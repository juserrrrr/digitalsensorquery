==> flow/design.v <==
module uart(serialIn, serial_out, baudClk, 
addressIn, commandIn, address_out, command_out, value_out, start_send, clearUart);
input wire serialIn; 		 
input wire baudClk;		 
input wire clearUart;		 
output reg serial_out = 1;	 
reg error;			 
output reg [7:0] addressIn = 8'b00000000;
input [7:0] address_out;
output reg [7:0] commandIn = 8'b11111111;
input [7:0] command_out;
input [7:0] value_out;
reg [4:0] counter = 0;
reg [4:0] counter_sender = 0;
reg [2:0] state_reciever = 0;
reg [2:0] state_sender = 0;
reg addressOrCommand = 0;  
reg [1:0]address_or_command_sender = 0;
input start_send;
localparam [2:0]
	idle = 0,
	data_reciever = 1,
	stop_bit = 2,
	data_sender = 3;
always @(posedge baudClk) begin
	case (state_reciever)
		idle:  
			begin
				if (serialIn == 0) begin  
					counter <= 0;
					state_reciever <= data_reciever;
				end
				if (clearUart == 1) begin		 
					commandIn <= 8'b11111111;
				end
			end
		data_reciever:  
			begin
				error <= 0;
				if (addressOrCommand == 0)  
					addressIn[counter] <= serialIn;
				else
					commandIn[counter] <= serialIn;
				counter = counter + 1;  
				if (counter == 8) begin  
					addressOrCommand <= ~addressOrCommand;
					state_reciever <= stop_bit;  
				end
			end
		stop_bit:  
			begin
				state_reciever <= idle;  
			end
	endcase
end
always @(posedge baudClk) begin
	case (state_sender)
		idle:  
			begin 
				serial_out <= 1;  
				if (start_send) begin  
					counter_sender = 0;
					state_sender <= data_sender;  
				end
			end
		data_sender:
			begin
				if (counter_sender == 0)  
					serial_out <= 0;
				else if (counter_sender == 8)  
					begin
						if (address_or_command_sender == 0) begin  
							address_or_command_sender <= 1;
						end else if (address_or_command_sender == 1) begin  
							address_or_command_sender <= 2;
						end else  
							address_or_command_sender = 0;
						state_sender <= stop_bit;  
					end
				else	begin  
					if (address_or_command_sender == 0)  
						begin
							serial_out <= address_out[counter_sender - 1];  
						end
					else if(address_or_command_sender == 1)  
						begin
							serial_out <= command_out[counter_sender - 1];  
						end
					else 
					    begin  
						    serial_out <= value_out[counter_sender - 1];  
					    end
				end
				counter_sender = counter_sender + 1;  
			end
		stop_bit:
			begin
				serial_out <= 1;  
				if (address_or_command_sender == 1 || address_or_command_sender == 2 )  
					begin
						counter_sender = 0;
						state_sender <= data_sender;
					end
				else  
					state_sender <= idle;
			end
	endcase
end
endmodule
# Step by step through the tools: uart
# What the tools print for uart, step after step.
# Lines are those of the file above, counted from 1.
# Operators carry their Yosys type and port widths (W data, S select, Z words).
design:
  top: "uart"
  clk_port: "baudClk"
  cell_library: "sky130hd"
  corner: "tt_025C_1v80"

# Word-level counts
# Counts by Yosys on the flattened word-level netlist (proc, flatten, opt, wreduce; memories kept). Register bits leave out memories and registers merged into their read ports (data or address). Print and check cells are left out. Cells with the same type and inputs are merged into one.
bits:
  reg_bits: 36
  latch_bits: 0
  ramBits: 0
  romBits: 0
  clocked_rd_ports_x_width: 0
  n_memories: 0
  in_bits: 28
  word_cells: 83
op_classes:
  addsub: 4
  n_mul: 0
  div: 0
  compare: 0
  n_eq: 17
  shift: 5
  mux: 22
  n_logic: 7
  n_reduce_logical: 19
op_table:
  columns: ["cell", "count"]
  rows:
  - ["$shiftx A8 B6 Y1", 3]
  - ["$pmux W3 S3", 2]
  - ["$ne A2 B2 Y1 const B", 8]
  - ["$and A8 B8 Y8", 2]
  - ["$or A8 B8 Y8", 2]
  - ["$pmux W8 S2", 1]
  - ["$mux W8", 2]
  - ["$pmux W5 S3", 1]
  - ["$mux W5", 3]
  - ["$mux W3", 5]
  - ["$reduce_and A3 Y1", 4]
  - ["$add A5 B1 Y5 const B", 2]
  - ["$eq A5 B4 Y1 const B", 2]
  - ["$pmux W5 S2", 1]
  - ["$eq A3 B2 Y1 const B", 3]
  - ["$shift A1 B6 Y8", 1]
  - ["$shift A1 B6 Y8 const A", 1]
  - ["$reduce_and A2 Y1", 4]
  - ["$not A8 Y8", 1]
  - ["$logic_not A3 Y1", 2]
  - ["$reduce_bool A3 Y1", 2]
  - ["$sub A5 B1 Y6 const B", 1]
  - ["$neg A5 Y6", 1]
  - ["$logic_not A5 Y1", 1]
  - ["$reduce_bool A2 Y1", 2]
  - ["$reduce_and A4 Y1", 1]
  - ["$mux W2", 2]
  - ["$mux W1", 4]
# Not listed: further kinds 9, cells in them 10.

# Logic depth
# Depth = most cells in a row (Yosys ltp): at word level without a register or memory, in the mapped netlist without a sequential cell, where the memories' decode and read muxes count.
logic_depth:
  word_depth: 7
  abc_area: 1
  ltp_mapped: 12
  depth_no_buf: 11

# Netlist
# The flow's flattened synthesis, as Yosys stat reports it; memories are mapped. The netlist is that of the ABC_AREA named above (0 if unset); the other value can give another one.
mapped:
  cell_count: 258
  synth_area_um2: 2192.1
  sequential_area_um2: 1021.0
  ffs: 34
  buffers: 6
types:
  columns: ["cell", "count", "type_area_um2"]
  rows:
  - ["sky130_fd_sc_hd__edfxtp_1", 34, 1.02E+03]
  - ["sky130_fd_sc_hd__nand2_1", 66, 247.738]
  - ["sky130_fd_sc_hd__nand3_1", 36, 180.173]
  - ["sky130_fd_sc_hd__ha_1", 13, 162.656]
  - ["sky130_fd_sc_hd__inv_1", 29, 108.854]
  - ["sky130_fd_sc_hd__nor2_1", 24, 90.086]
  - ["sky130_fd_sc_hd__xnor2_1", 5, 43.792]
  - ["sky130_fd_sc_hd__a21oi_1", 8, 40.038]
  - ["sky130_fd_sc_hd__nor2_4", 3, 33.782]
  - ["sky130_fd_sc_hd__o21ai_1", 6, 30.029]
  - ["sky130_fd_sc_hd__xor2_4", 1, 27.526]
  - ["sky130_fd_sc_hd__nand2_2", 3, 18.768]
  - ["sky130_fd_sc_hd__nor2_2", 3, 18.768]
  - ["sky130_fd_sc_hd__xor2_2", 1, 16.266]
  - ["sky130_fd_sc_hd__a21boi_0", 2, 15.014]
  - ["sky130_fd_sc_hd__buf_2", 3, 15.014]
  - ["sky130_fd_sc_hd__o21ai_0", 3, 15.014]
  - ["sky130_fd_sc_hd__nand4_1", 2, 12.512]
# Not listed: further types 11, cells in them 16.

# Worst setup path after synthesis
# Path of least setup slack by OpenSTA after synthesis, without wires, with an ideal clock, recovery checks aside; 20% of the period is set as input and as output delay. Where synthesis merged equal registers, the netlist keeps one of their names.
synth_timing:
  path_kind: "register to register"
  from: "register state_reciever[0]"
  to: "register commandIn[0]"
  period_ns: 3.48
  setup_ns: 0.386
  t_first_pin_ns: 0.000
  arrival_time_ns: 1.837
  slack_ns: 1.256
  path_delay_ns: 2.223
  driving_pins: 6
  n_path_buf: 1
  synth_period_reached_ns: 2.224
# "path_delay_ns" = arrival - input delay + setup time.
# "driving_pins": output pins that drive a net of the path, with the launching flip-flop's if there is one; two outputs of one cell count as two.
# "synth_period_reached_ns" = period - worst setup slack (recovery checks aside). The figure is calculated, with input and output delays left at 20% of the set period.
# Between the ends stands the longest chain of elaborated cells between them, by number of cells; it is not shown to be the way that was timed. Of several equally long chains one is given.
# Each line given opens the expression or statement behind the cell; cells for indexed reads and writes are added by Yosys, which also makes memories of some case tables.
# At most two assigning lines are given for a register; there are more.
# Only ways into the end's enable, where the timed path ends, are counted here.
synth_between:
  cell_sequence: "sky130_fd_sc_hd__edfxtp_1 > sky130_fd_sc_hd__ha_1 > sky130_fd_sc_hd__clkbuf_1 > sky130_fd_sc_hd__inv_1 > sky130_fd_sc_hd__nor2_1 > sky130_fd_sc_hd__a211oi_1"
  elab_chain_cells: 3
  cells_between: 6
  lines_between: 1
  cone_classes: "eq/ne (3); reduce/logical (3)"
synth_rtl:
  columns: ["item", "line_no", "text"]
  rows:
  - ["start, declared", 15, "reg [2:0] state_reciever = 0;"]
  - ["start, assigned", 31, "state_reciever <= data_reciever;"]
  - ["start, assigned", 47, "state_reciever <= stop_bit;"]
  - ["$logic_not A3 Y1", 26, "case (state_reciever)"]
  - ["$reduce_bool A2 Y1", null, null]
  - ["$reduce_and A3 Y1", null, null]
  - ["end, assigned", 34, "commandIn <= 8'b11111111;"]
  - ["end, assigned", 43, "commandIn[counter] <= serialIn;"]
  - ["end, declared", 10, "output reg [7:0] commandIn = 8'b11111111;"]

# Timing after layout
# From the final timing report of run 1: the path of least setup slack in the routed layout; clock arrival at registers is part of the times.
layout_timing:
  path_kind: "register to register"
  from: "register state_reciever[1]"
  to: "register commandIn[2]"
  period_ns: 4.18
  setup_ns: 0.24
  t_first_pin_ns: 0.28
  arrival_time_ns: 2.44
  slack_ns: 1.78
  driving_pins: 7
  n_path_buf: 1
# Between the ends stands the longest chain of elaborated cells between them, by number of cells; it is not shown to be the way that was timed. Of several equally long chains one is given.
# At most two assigning lines are given for a register; there are more.
# Only ways into the end's enable, where the timed path ends, are counted here.
layout_between:
  cell_sequence: "sky130_fd_sc_hd__edfxtp_1 > sky130_fd_sc_hd__inv_1 > sky130_fd_sc_hd__ha_1 > sky130_fd_sc_hd__inv_1 > sky130_fd_sc_hd__nor2_1 > sky130_fd_sc_hd__a211oi_1 > sky130_fd_sc_hd__buf_4"
  elab_chain_cells: 3
  cells_between: 6
  lines_between: 1
  cone_classes: "eq/ne (3); reduce/logical (3)"
layout_rtl:
  columns: ["item", "line_no", "text"]
  rows:
  - ["start, declared", 15, "reg [2:0] state_reciever = 0;"]
  - ["start, assigned", 31, "state_reciever <= data_reciever;"]
  - ["start, assigned", 47, "state_reciever <= stop_bit;"]
  - ["$logic_not A3 Y1", 26, "case (state_reciever)"]
  - ["$reduce_bool A2 Y1", null, null]
  - ["$reduce_and A3 Y1", null, null]
  - ["end, assigned", 34, "commandIn <= 8'b11111111;"]
  - ["end, assigned", 43, "commandIn[counter] <= serialIn;"]
  - ["end, declared", 10, "output reg [7:0] commandIn = 8'b11111111;"]

# Design uart on sky130hd. What follows are 2 stored runs of the flow, each under its own settings; their order means nothing. The constraints put input and output delay at 20% of the set period each and load the outputs with 0.01 pF.
# "clock_period_reached_ns" is the run's clock period less its worst setup slack. It is reckoned from that one timing run; input and output delays stay at 20% of the period that was set.
# "worst_path_time_ns" = time allowed to the worst setup path (clock period - input delay - output delay, where it has them) - its slack; a late launch clock adds to it, a late capture clock takes from it.
# "design_power_mw" rests on the timing tool's default activity at the inputs, not on a simulated workload.
runs:
  - name: "run 1"
    settings:
      period_ns: 4.18
      CORE_UTILIZATION: 58
      PLACE_DENSITY_LB_ADDON: 0.1
      HOLD_SLACK_MARGIN: -0.07
      TNS_END_PERCENT: 10
      ABC_AREA: 1
      GPL_ROUTABILITY_DRIVEN: 1
      CTS_CLUSTER_SIZE: 47
      CTS_CLUSTER_DIAMETER: 239
      CAP_MARGIN: 20
      SLEW_MARGIN: 20
      MAX_ROUTING_LAYER: "met5"
      CORE_MARGIN: 2
    results:
      clock_period_reached_ns: 2.399
      worst_path_time_ns: 2.40
      path_kind: "register to register"
      worstSetupSlack_ns: 1.781
      design_power_mw: 1.949
      die_footprint_um2: 4287.0
      synth_chip_area_um2: 2192.1
      finalUtil_pct: 75.6
  - name: "run 2"
    settings:
      period_ns: 4.32
      CORE_UTILIZATION: 38
      PLACE_DENSITY_LB_ADDON: 0.16
      CORE_MARGIN: 8
      CELL_PAD_IN_SITES_DETAIL_PLACEMENT: 0
      TNS_END_PERCENT: 35
      ABC_AREA: 0
      GPL_TIMING_DRIVEN: 0
      CTS_CLUSTER_SIZE: 76
      CTS_CLUSTER_DIAMETER: 387
      SLEW_MARGIN: 5
      CAP_MARGIN: 20
    results:
      clock_period_reached_ns: 3.150
      worst_path_time_ns: 3.15
      path_kind: "register to register"
      worstSetupSlack_ns: 1.170
      design_power_mw: 1.901
      die_footprint_um2: 8547.0
      synth_chip_area_um2: 2220.9
      finalUtil_pct: 49.1
