==> flow/design.v <==
module baudRateGenerator(clk, baudRate);
input clk;  
output baudRate;  
reg baud;
reg [12:0] baudReg = 0;
buf(baudRate, baud);
always @(posedge clk)
begin
	baudReg <= baudReg + 1;
	if (baudReg == 2603)
		begin
			baud <= !baud;
			baudReg <= 0;
		end
end
endmodule
Tool chain data of baudRateGenerator. The steps from the RTL of baudRateGenerator to its reports follow in flow order. Lines are those of the file above, counted from 1. Library cell names are shortened. The mark -- stands for no value.

Top: baudRateGenerator. Clock port: clk. Standard-cell library: sky130hd. Library corner: tt_025C_1v80.

Word-level counts. Yosys after proc, flatten, opt, wreduce and memory -nomap, before mapping. Enables and synchronous resets that opt folds into registers are not counted as muxes. Memory bits, and registers merged into a memory's read port (data or address), are not among the register bits. Print and check cells are not counted. Equal cells are merged and count once.

For flip-flop bits (word level) the number is 14. Under input port bits stands 1. The figure for output and inout port bits is 1. The entry for elaborated cells reads 5.

For $add $sub $neg the number is 1. Equal/unequal tests: 1. Reductions and logical operators: 1.

Operators by type and width (count): 13-bit by 1-bit adder with 13-bit output with constant B (1); 13-bit by 12-bit equality test with 1-bit output with constant B (1); 1-bit logical NOT (1).

Depth. Depth = most cells in a row (Yosys ltp): at word level without a register or memory, in the mapped netlist without a sequential cell, where the memories' decode and read muxes count.

For word-level depth the number is 1. For ABC_AREA the number is 0. Under mapped depth stands 4. The entry for depth with buffers taken out reads 4.

Netlist. The flow's flattened synthesis, as Yosys stat reports it; memories are mapped. The netlist is that of the ABC_AREA named above (0 if unset); the other value can give another one. Totals and module areas in this step are rounded.

Cells by type: dfxtp_1 (count 13, total area 260.25 µm²); xnor2_1 (count 7, total area 61.309 µm²); edfxtp_1 (count 1, total area 30.029 µm²); nand3_1 (count 4, total area 20.019 µm²); nand4_1 (count 3, total area 18.768 µm²); and4_1 (count 2, total area 17.517 µm²); nor3_4 (count 1, total area 16.266 µm²); a21oi_1 (count 3, total area 15.014 µm²); nand2_1 (count 4, total area 15.014 µm²); or4b_4 (count 1, total area 13.763 µm²); ha_1 (count 1, total area 12.512 µm²); nor4_1 (count 2, total area 12.512 µm²); nor2_1 (count 3, total area 11.261 µm²); nor3_1 (count 2, total area 10.01 µm²); or4b_1 (count 1, total area 10.01 µm²); a41oi_1 (count 1, total area 8.758 µm²); nand4b_1 (count 1, total area 8.758 µm²); xor2_1 (count 1, total area 8.758 µm²).

Not listed: further types 9, cells in them 9.

Under standard cells after synthesis stands 60. For mapped area the number is 603 µm². The entry for sequential part of the area reads 290 µm². Flip-flops: 14. The entry for buffer cells reads 1.

Path before layout. Source: OpenSTA report_checks on the synthesized netlist (no wires, ideal clock, input and output delay 20% of the period each), path of least setup slack; recovery checks are left aside. Register names are those of the netlist, which keeps one name where synthesis merged equal registers.

Kind: reg-to-reg. Start: reg baudReg[7]. End: reg baud. The figure for clock period is 1680 ps. The entry for setup time reads 328 ps. The entry for launch time at the first pin reads 0 ps. Arrival: 1156 ps. Required time: 1352 ps. The entry for setup slack reads 197 ps. The figure for path delay is 1484 ps. For driving pins on the path the number is 3. The figure for buffers on the path is 0. For period reached after synthesis the number is 1483 ps.

"path delay" is the arrival time less input delay plus setup time. "driving pins on the path" counts driving pins, that of a launching flip-flop among them; a cell with two outputs on the path counts twice. "period reached after synthesis" is the clock period less the worst setup slack; recovery checks do not enter. This is arithmetic on one report: input and output delays are still those of the set period (20% each). Between the ends stands the longest chain of elaborated cells between them, by number of cells; it is not shown to be the way that was timed. Of several equally long chains one is given. A line is the first line of the expression or statement that the cell stems from. Yosys adds cells for indexed reads and writes and turns some case tables into memories.

Path through: dfxtp_1 or4b_4 nor3_4. Length of the longest elaborated chain: 1. Under elaborated cells on any way between the ends stands 1. The entry for RTL lines with such cells reads 1. Classes of those cells: eq/ne: 1.

RTL lines, path post-synthesis: from (decl) (line 5) `reg [12:0] baudReg = 0;`; from (assign) (line 9) `baudReg <= baudReg + 1;`; from (assign) (line 13) `baudReg <= 0;`; 13-bit by 12-bit equality test with 1-bit output (line 10) `if (baudReg == 2603)`; to (assign) (line 12) `baud <= !baud;`; to (decl) (line 4) `reg baud;`.

Path in the finished layout. Path of least setup slack in the final report of run A (OpenROAD, finished layout, wires in). Where an end is a register, its clock arrival counts in the times. The report prints the path's times to 10 ps; the period is as set.

Kind: reg-to-reg. Start: reg baudReg[5]. End: reg baud. The figure for clock period is 2150 ps. The entry for setup time reads 320 ps. The entry for launch time at the first pin reads 280 ps. Arrival: 1570 ps. Required time: 2110 ps. The entry for setup slack reads 550 ps. For driving pins on the path the number is 3. The figure for buffers on the path is 0.

Between the ends stands the longest chain of elaborated cells between them, by number of cells; it is not shown to be the way that was timed. Of several equally long chains one is given.

Path through: dfxtp_1 or4b_4 nor3_4. Length of the longest elaborated chain: 1. Under elaborated cells on any way between the ends stands 1. The entry for RTL lines with such cells reads 1. Classes of those cells: eq/ne: 1.

RTL lines, path after layout: from (decl) (line 5) `reg [12:0] baudReg = 0;`; from (assign) (line 9) `baudReg <= baudReg + 1;`; from (assign) (line 13) `baudReg <= 0;`; 13-bit by 12-bit equality test with 1-bit output (line 10) `if (baudReg == 2603)`; to (assign) (line 12) `baud <= !baud;`; to (decl) (line 4) `reg baud;`.

Measured data: module baudRateGenerator, platform sky130hd, 2 stored runs of the flow under differing settings, order arbitrary. Input and output delays are each 20% of the period that was set; the output load is 0.01 pF. "time of the worst setup path" = time allowed to the worst setup path (clock period - input delay - output delay, where it has them) - its slack; a late launch clock adds to it, a late capture clock takes from it. "time of the worst setup path" is given in steps of 10 ps. Measured values are rounded.

Files of run A:
==> flow/run.sh <==
#!/bin/bash
# the make line also repeats the synthesis and layout settings of config.mk as NAME=value (left out here)
make -C /OpenROAD-flow-scripts/flow DESIGN_CONFIG=/design/flow/config.mk WORK_HOME=/design/flow/orfs CLKGATE_MAP_FILE= finish
==> flow/config.mk <==
export PLATFORM = sky130hd
export DESIGN_NAME = baudRateGenerator
export DESIGN_NICKNAME = baudRateGenerator
export VERILOG_FILES = /design/flow/design.v
export SDC_FILE = /design/flow/constraint.sdc
export NUM_CORES = 4
export LEC_CHECK = 0
export CAP_MARGIN = 5
export CORE_MARGIN = 2
export CORE_UTILIZATION = 51
export CTS_CLUSTER_SIZE = 33
export GPL_ROUTABILITY_DRIVEN = 0
export HOLD_SLACK_MARGIN = 0.18
export MAX_ROUTING_LAYER = met4
export PLACE_DENSITY_LB_ADDON = 0.21
export SLEW_MARGIN = 15
export TNS_END_PERCENT = 30
==> flow/constraint.sdc <==
create_clock -name core_clock -period 2.15 [get_ports {clk}]
set_input_delay 0.4300 -clock core_clock [delete_from_list [all_inputs] [get_ports {clk}]]
set_output_delay 0.4300 -clock core_clock [all_outputs]
set_load 0.01 [all_outputs]

Results of run A. The post-synthesis cell area stands at 603 µm². The area of the die reads 1,470 µm². For the standard-cell area of the final layout the run shows 653 µm². The post-layout utilization stands at 58.8 %. The worst setup slack after layout is 549 ps. The time of the worst setup path comes to 1,600 ps. Critical path type: reg-to-reg.

Files of run B:
==> flow/run.sh <==
#!/bin/bash
# the make line also repeats the synthesis and layout settings of config.mk as NAME=value (left out here)
make -C /OpenROAD-flow-scripts/flow DESIGN_CONFIG=/design/flow/config.mk WORK_HOME=/design/flow/orfs CLKGATE_MAP_FILE= finish
==> flow/config.mk <==
export PLATFORM = sky130hd
export DESIGN_NAME = baudRateGenerator
export DESIGN_NICKNAME = baudRateGenerator
export VERILOG_FILES = /design/flow/design.v
export SDC_FILE = /design/flow/constraint.sdc
export NUM_CORES = 4
export LEC_CHECK = 0
export CAP_MARGIN = 35
export CELL_PAD_IN_SITES_GLOBAL_PLACEMENT = 0
export CORE_ASPECT_RATIO = 0.98
export CORE_MARGIN = 2
export CORE_UTILIZATION = 15
export CTS_CLUSTER_SIZE = 34
export HOLD_SLACK_MARGIN = 0.08
export MAX_ROUTING_LAYER = met4
export PLACE_DENSITY_LB_ADDON = 0.06
export SETUP_SLACK_MARGIN = 0.05
export SLEW_MARGIN = 20
==> flow/constraint.sdc <==
create_clock -name core_clock -period 1.1 [get_ports {clk}]
set_input_delay 0.2200 -clock core_clock [delete_from_list [all_inputs] [get_ports {clk}]]
set_output_delay 0.2200 -clock core_clock [all_outputs]
set_load 0.01 [all_outputs]

Results of run B. The post-synthesis cell area stands at 603 µm². The area of the die reads 4,540 µm². For the standard-cell area of the final layout the run shows 948 µm². The post-layout utilization stands at 25.0 %. The worst setup slack after layout is -315 ps. The time of the worst setup path comes to 1,410 ps. Critical path type: reg-to-reg.
