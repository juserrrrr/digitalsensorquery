==> flow/design.v <==
module dht(
	input clk, 				 
	inout [31:0]dht_data, 			 
	input start_bit, 			 
	input [4:0]sensorIndex, 		 
	output reg errorSensor, 		 
	output reg done,                	 
	output [7:0]hum_int, 			 
	output [7:0]hum_float, 			 
	output [7:0]temp_int, 			 
	output [7:0]temp_float, 		 
	output [7:0]check_sum 			 
	);
	reg [31:0]direction; 			 
	reg [14:0]counter; 			 
	reg [5:0]index; 			 
	reg [39:0]temp_data; 			 
	reg [31:0]send; 			 
	wire [31:0]read; 			 
	reg error; 				 
	triState tris0(dht_data[0], direction[0], send[0], read[0]);
	triState tris1(dht_data[1], direction[1], send[1], read[1]);
	triState tris2(dht_data[2], direction[2], send[2], read[2]);
	triState tris3(dht_data[3], direction[3], send[3], read[3]);
	triState tris4(dht_data[4], direction[4], send[4], read[4]);
	triState tris5(dht_data[5], direction[5], send[5], read[5]);
	triState tris6(dht_data[6], direction[6], send[6], read[6]);
	triState tris7(dht_data[7], direction[7], send[7], read[7]);
	triState tris8(dht_data[8], direction[8], send[8], read[8]);
	triState tris9(dht_data[9], direction[9], send[9], read[9]);
	triState tris10(dht_data[10], direction[10], send[10], read[10]);
	triState tris11(dht_data[11], direction[11], send[11], read[11]);
	triState tris12(dht_data[12], direction[12], send[12], read[12]);
	triState tris13(dht_data[13], direction[13], send[13], read[13]);
	triState tris14(dht_data[14], direction[14], send[14], read[14]);
	triState tris15(dht_data[15], direction[15], send[15], read[15]);
	triState tris16(dht_data[16], direction[16], send[16], read[16]);
	triState tris17(dht_data[17], direction[17], send[17], read[17]);
	triState tris18(dht_data[18], direction[18], send[18], read[18]);
	triState tris19(dht_data[19], direction[19], send[19], read[19]);
	triState tris20(dht_data[20], direction[20], send[20], read[20]);
	triState tris21(dht_data[21], direction[21], send[21], read[21]);
	triState tris22(dht_data[22], direction[22], send[22], read[22]);
	triState tris23(dht_data[23], direction[23], send[23], read[23]);
	triState tris24(dht_data[24], direction[24], send[24], read[24]);
	triState tris25(dht_data[25], direction[25], send[25], read[25]);
	triState tris26(dht_data[26], direction[26], send[26], read[26]);
	triState tris27(dht_data[27], direction[27], send[27], read[27]);
	triState tris28(dht_data[28], direction[28], send[28], read[28]);
	triState tris29(dht_data[29], direction[29], send[29], read[29]);
	triState tris30(dht_data[30], direction[30], send[30], read[30]);
	triState tris31(dht_data[31], direction[31], send[31], read[31]);
	reg [3:0]state = 0;  
	parameter IDLE=0, START=1, DETECT_SIGNAL=2, WAIT_DHT11=3, DHT11_RESPONSE=4, 
	DHT11_HIGH_RESPONSE=5, TRANSMIT=6, DETECT_BIT=7, WAIT_SIGNAL=8, STOP = 9;
	assign hum_int[7:0] = temp_data[39:32];
	assign hum_float[7:0] = temp_data[31:24];
	assign temp_int[7:0] = temp_data[23:16];
	assign temp_float[7:0] = temp_data[15:8];
	assign check_sum[7:0] = temp_data[7:0];
	initial begin
		send <= 32'hFFFFFFFF;  
		direction <= 32'hFFFFFFFF;  
	end
	always @(posedge clk) begin
		case(state)
			IDLE: begin 
				error <= 0;
				done <= 0;
				errorSensor <= 0;
				if (start_bit ==1) begin  
					temp_data = 0;  
					index = 0;  
					send[sensorIndex] <= 0;  
					counter <= 0;  
					state <= START;
				end	
			end
			START: begin 
				counter <= counter + 1;
				if(counter == 19000) begin  
					counter <= 0;  
					send[sensorIndex] <= 1;  
					state <= DETECT_SIGNAL;  
				end
			end
			DETECT_SIGNAL:begin 
				counter <= counter + 1;
				if(counter == 20) begin  
					counter <= 0;  
					direction[sensorIndex] <= 0;  
					state <= WAIT_DHT11;  
				end
			end
			WAIT_DHT11: begin 
				counter <= counter + 1;
				if(counter == 21 || read[sensorIndex] == 0) begin  
					counter <= 0;  
					direction[sensorIndex] <= 0;  
					state <= DHT11_RESPONSE;  
				end
			end
			DHT11_RESPONSE:  begin 
				counter <= counter + 1;
				if(read[sensorIndex] == 1 || counter == 100) begin  
					counter <= 0;
					if(read[sensorIndex] == 0) begin  
						error <= 1;
						state <= WAIT_SIGNAL;  
					end else begin  
						state <= DHT11_HIGH_RESPONSE;  
					end
				end 
			end
			DHT11_HIGH_RESPONSE: begin 
				counter <= counter + 1;
				if(read[sensorIndex] == 0 || counter == 100) begin  
					if(read[sensorIndex] == 1) begin  
						counter <= 0;
						error <= 1;
						state <= WAIT_SIGNAL;  
					end else begin  
						counter <= 0;
						state <= TRANSMIT;  
					end
				end
			end
			TRANSMIT: begin 
				if(index < 40) begin  
					counter <= counter + 1;
					if(read[sensorIndex] == 1 || counter == 70) begin  
						counter <= 0;
						if(read[sensorIndex] == 0) begin  
							error <= 1;
							state <= WAIT_SIGNAL;  
						end else begin  
							state <= DETECT_BIT;  
						end
					end
				end else begin  
					state <= WAIT_SIGNAL;  
				end
			end
			DETECT_BIT: begin 
				if(read[sensorIndex] == 1 && counter < 100) begin  
					counter <= counter + 1;
				end else begin
					if (counter > 99) begin  
						error <= 1;
						state <= WAIT_SIGNAL;
					end else if(counter > 50) begin  
						temp_data[39-index] <= 1;  
						state <= TRANSMIT;  
						index <= index + 1;  
					end else begin  
						temp_data[39-index] <= 0;  
						state <= TRANSMIT;  
						index <= index + 1;  
					end
					counter <= 0;  
				end
			end
			WAIT_SIGNAL: begin 
				counter <= counter + 1;
				if (counter == 100) begin  
					counter <= 0;
					send[sensorIndex] <=1;
					direction[sensorIndex] <= 1;  
					state <= STOP;  
				end
			end
			STOP: begin 
				if(error == 1)
					errorSensor <= 1;
				done <= 1;
				state <= IDLE;  
			end
		endcase
	end
endmodule 	
module triState(
	inout port,		 
	input direction,	 
	input send,		 
	output read		 
	);
	assign port = direction ? send : 1'bZ;
	assign read = direction ? 1'bZ : port;
endmodule 
Step by step through the tools: dht
Tool output for the design above, in the order of the flow.
Lines are those of the file above, counted from 1.
Cell names lack the library's common part.
The mark n/a stands for no value.

set-up
  design top = dht
  clock input = clk
  cell library = sky130hd
  corner = tt_025C_1v80

After elaboration
Yosys after proc, flatten, opt, wreduce and memory -nomap, before mapping. Memory bits, and registers merged into a memory's read port (data or address), are not among the register bits. Print and check cells are not counted. Equal cells are merged and count once.

bit counts
  bits in registers = 132
  bits of input ports = 7
  output and inout port bits = 74
  cells after elaboration = 202

cells by class
  add/sub/neg operators = 5
  order comparisons = 4
  equality and inequality tests = 29
  shift operators = 5
  muxes and demuxes = 115
  bitwise logic cells = 14
  reductions and logical operators = 21

operator list
  kind                                                                       number
  32-bit case mux with 3-bit select                                          2
  32-bit two-way mux                                                         6
  15-bit two-way mux                                                         10
  15-bit case mux with 9-bit select                                          1
  32-bit bitwise OR                                                          4
  1-bit by 33-bit variable shift with 40-bit output with constant A          2
  40-bit bitwise OR                                                          2
  1-bit two-way mux                                                          73
  1-bit by 6-bit variable shift with 32-bit output with constant A           2
  32-bit AND                                                                 2
  4-bit two-way mux                                                          14
  40-bit AND                                                                 1
  40-bit inverter                                                            1
  4-bit case mux with 10-bit select                                          1
  40-bit two-way mux                                                         1
  32-bit negator with 33-bit output                                          1
  32-bit by 5-bit variable part select with 1-bit output                     1
  32-bit inverter                                                            1
  15-bit by 5-bit == test with 1-bit output with constant B                  2
  15-bit by 7-bit == test with 1-bit output with constant B                  2
  2-bit != test with constant B                                              14
  6-bit two-way mux                                                          3
  4-bit by 3-bit == test with 1-bit output with constant B                   4
  15-bit by 1-bit adder with 15-bit output with constant B                   1
  15-bit == test with constant B                                             1
  15-bit by 6-bit greater-than comparator with 1-bit output with constant B  1
  15-bit by 7-bit greater-than comparator with 1-bit output with constant B  1
  15-bit by 7-bit < comparator with 1-bit output with constant B             1

Not listed: further kinds 25, cells in them 38.

Logic depth
Yosys ltp: most cells in a row. Word level: on the elaborated netlist, between registers, memories and ports. Mapped: between sequential cells and ports; inverters and the memories' decode and read muxes count.

logic depth
  word-level depth = 7
  ABC_AREA = 0
  depth in mapped cells = 14
  gate-level depth less buffers = 13

After synthesis
The flow's flattened synthesis, as Yosys stat reports it; memories are mapped. The netlist is that of the ABC_AREA named above (0 if unset); the other value can give another one.
Totals and module areas in this step are rounded.

cells by type
  cell type  number  total area (um2)
  edfxtp_1   100     3002.88
  nor2_1     90      337.824
  ha_1       21      262.752
  nand2_1    40      150.144
  mux4_2     6       135.13
  nor3_1     23      115.11
  xnor2_1    13      113.859
  nor3_2     10      100.096
  nand3_1    19      95.091
  mux2i_1    9       90.086
  xor2_1     9       78.826
  clkbuf_1   17      63.811
  nand4_1    10      62.56
  nand2b_1   9       56.304
  o21ai_0    11      55.053
  inv_1      14      52.55
  a21oi_1    9       45.043
  nor4_1     7       43.792

Other cell types: 48; their cells: 96.

synthesis totals
  mapped cells = 513
  chip area (Yosys) = 0.00564 mm2
  sequential part of the area = 0.003 mm2
  mapped flip-flops = 100
  buffer cells = 27

By module: a second synthesis without flattening, with its own total; a netlist apart from the flattened one above.

unflattened totals
  cells (unflattened synthesis) = 674
  area total of the unflattened synthesis = 0.00743 mm2

Each row is one instance without its submodules.

by module
  module    times used  cells  area (mm2)  seq. area (mm2)
  dht       1           610    0.00695     0.00396
  triState  32          2      0.000015    0

Worst setup path after synthesis
OpenSTA on the mapped netlist: ideal clock, no wires. The path of least setup slack (recovery checks aside). Input and output delay are each 20% of the period. Register names are those of the netlist, which keeps one name where synthesis merged equal registers.

timing post-synthesis
  path type = flip-flop to flip-flop
  from = reg index[3]
  to = reg (name not given)
  period = 3.44 ns
  library setup time = 0.312 ns
  launch time at the first pin = 0.000 ns
  arrival time = 3.406 ns
  data required time = 3.128 ns
  setup slack = -0.279 ns
  path delay = 3.718 ns
  driving pins on the path = 14
  buffers on the path = 1
  synthesis period reached = 3.719 ns

"path delay" = arrival - input delay + setup time.
"driving pins on the path" counts driving pins, that of a launching flip-flop among them; a cell with two outputs on the path counts twice.
"synthesis period reached" = period - worst setup slack (recovery checks aside). The figure is calculated, with input and output delays left at 20% of the set period.
At most two assigning lines are given for a register; there are more.

on the way, post-synthesis
  path through = edfxtp_1 > clkinv_1 > ha_1 > xor2_1 > or3_1 > nand2b_1 > ha_1 > nor4b_1 > nand4b_1 > a21oi_1 > nor3b_1 > o221ai_1 > clkbuf_1 > nor3_1

RTL lines, path post-synthesis
  what           RTL line  source
  from (decl)    16        reg [5:0]index;
  from (assign)  154       index <= index + 1;
  from (assign)  158       index <= index + 1;

Chain of elaborated cells between the ends: none given.

Timing after layout
Path of least setup slack in the final report of flow run 1 (OpenROAD, finished layout, wires in). Where an end is a register, its clock arrival counts in the times.

timing post-layout
  path type = flip-flop to flip-flop
  from = reg index[3]
  to = reg (name not given)
  period = 3.86 ns
  library setup time = 0.31 ns
  launch time at the first pin = 0.35 ns
  arrival time = 3.60 ns
  data required time = 3.90 ns
  setup slack = 0.30 ns
  driving pins on the path = 15
  buffers on the path = 2

At most two assigning lines are given for a register; there are more.

on the way, post-layout
  path through = edfxtp_1 > clkinv_1 > ha_1 > xor2_1 > or3_1 > nand2b_1 > ha_1 > nor4b_1 > nand4b_1 > a21oi_2 > nor3b_1 > buf_4 > o211ai_1 > buf_4 > nor4_2

RTL lines, path post-layout
  what           RTL line  source
  from (decl)    16        reg [5:0]index;
  from (assign)  154       index <= index + 1;
  from (assign)  158       index <= index + 1;

Chain of elaborated cells between the ends: none given.

Subject: dht on sky130hd, stored results

Hello all,

Flow measurements of dht on sky130hd: 2 stored runs with different settings, listed in no order. Input and output delays are each 20% of the period that was set; the output load is 0.01 pF.
"reached clock period" = clock period - worst setup slack. The figure is calculated, with input and output delays left at 20% of the set period.
By "worst path time" is meant the share of the clock period that the worst setup path is allowed (20% is reserved at inputs, 20% at outputs), minus its slack. Clock arrival times at its registers enter into it.
By "total power after layout" is meant OpenSTA's value without simulated activity: inputs other than the clock are taken to toggle once in ten clock periods, and the tool carries that through the logic.
The measured numbers are rounded.
Settings: n/a = not set for that run.

setting or result                      flow run 1              flow run 2
period_ns                              3.86                    7.92
CAP_MARGIN                             20                      40
CORE_MARGIN                            2                       8
CORE_UTILIZATION                       40                      22
SLEW_MARGIN                            20                      40
SETUP_SLACK_MARGIN                     n/a                     1.37
PLACE_DENSITY_LB_ADDON                 n/a                     0.25
CELL_PAD_IN_SITES_DETAIL_PLACEMENT     n/a                     1
TNS_END_PERCENT                        n/a                     95
GPL_ROUTABILITY_DRIVEN                 n/a                     0
CTS_CLUSTER_SIZE                       n/a                     31
MIN_ROUTING_LAYER                      n/a                     met2
setup slack of the worst path (ns)     0.304                   2.98
total negative setup slack (ns)        0.000                   0.000
Yosys chip area after synthesis (mm2)  0.00564                 0.00564
worst path time (ns)                   3.56                    4.94
kind of the worst setup path           flip-flop to flip-flop  flip-flop to flip-flop
final design utilization (%)           48.9                    27.2
full die area (mm2)                    0.0151                  0.031
reached clock period (ns)              3.556                   4.936
total power after layout (mW)          3.82                    1.94

Thanks
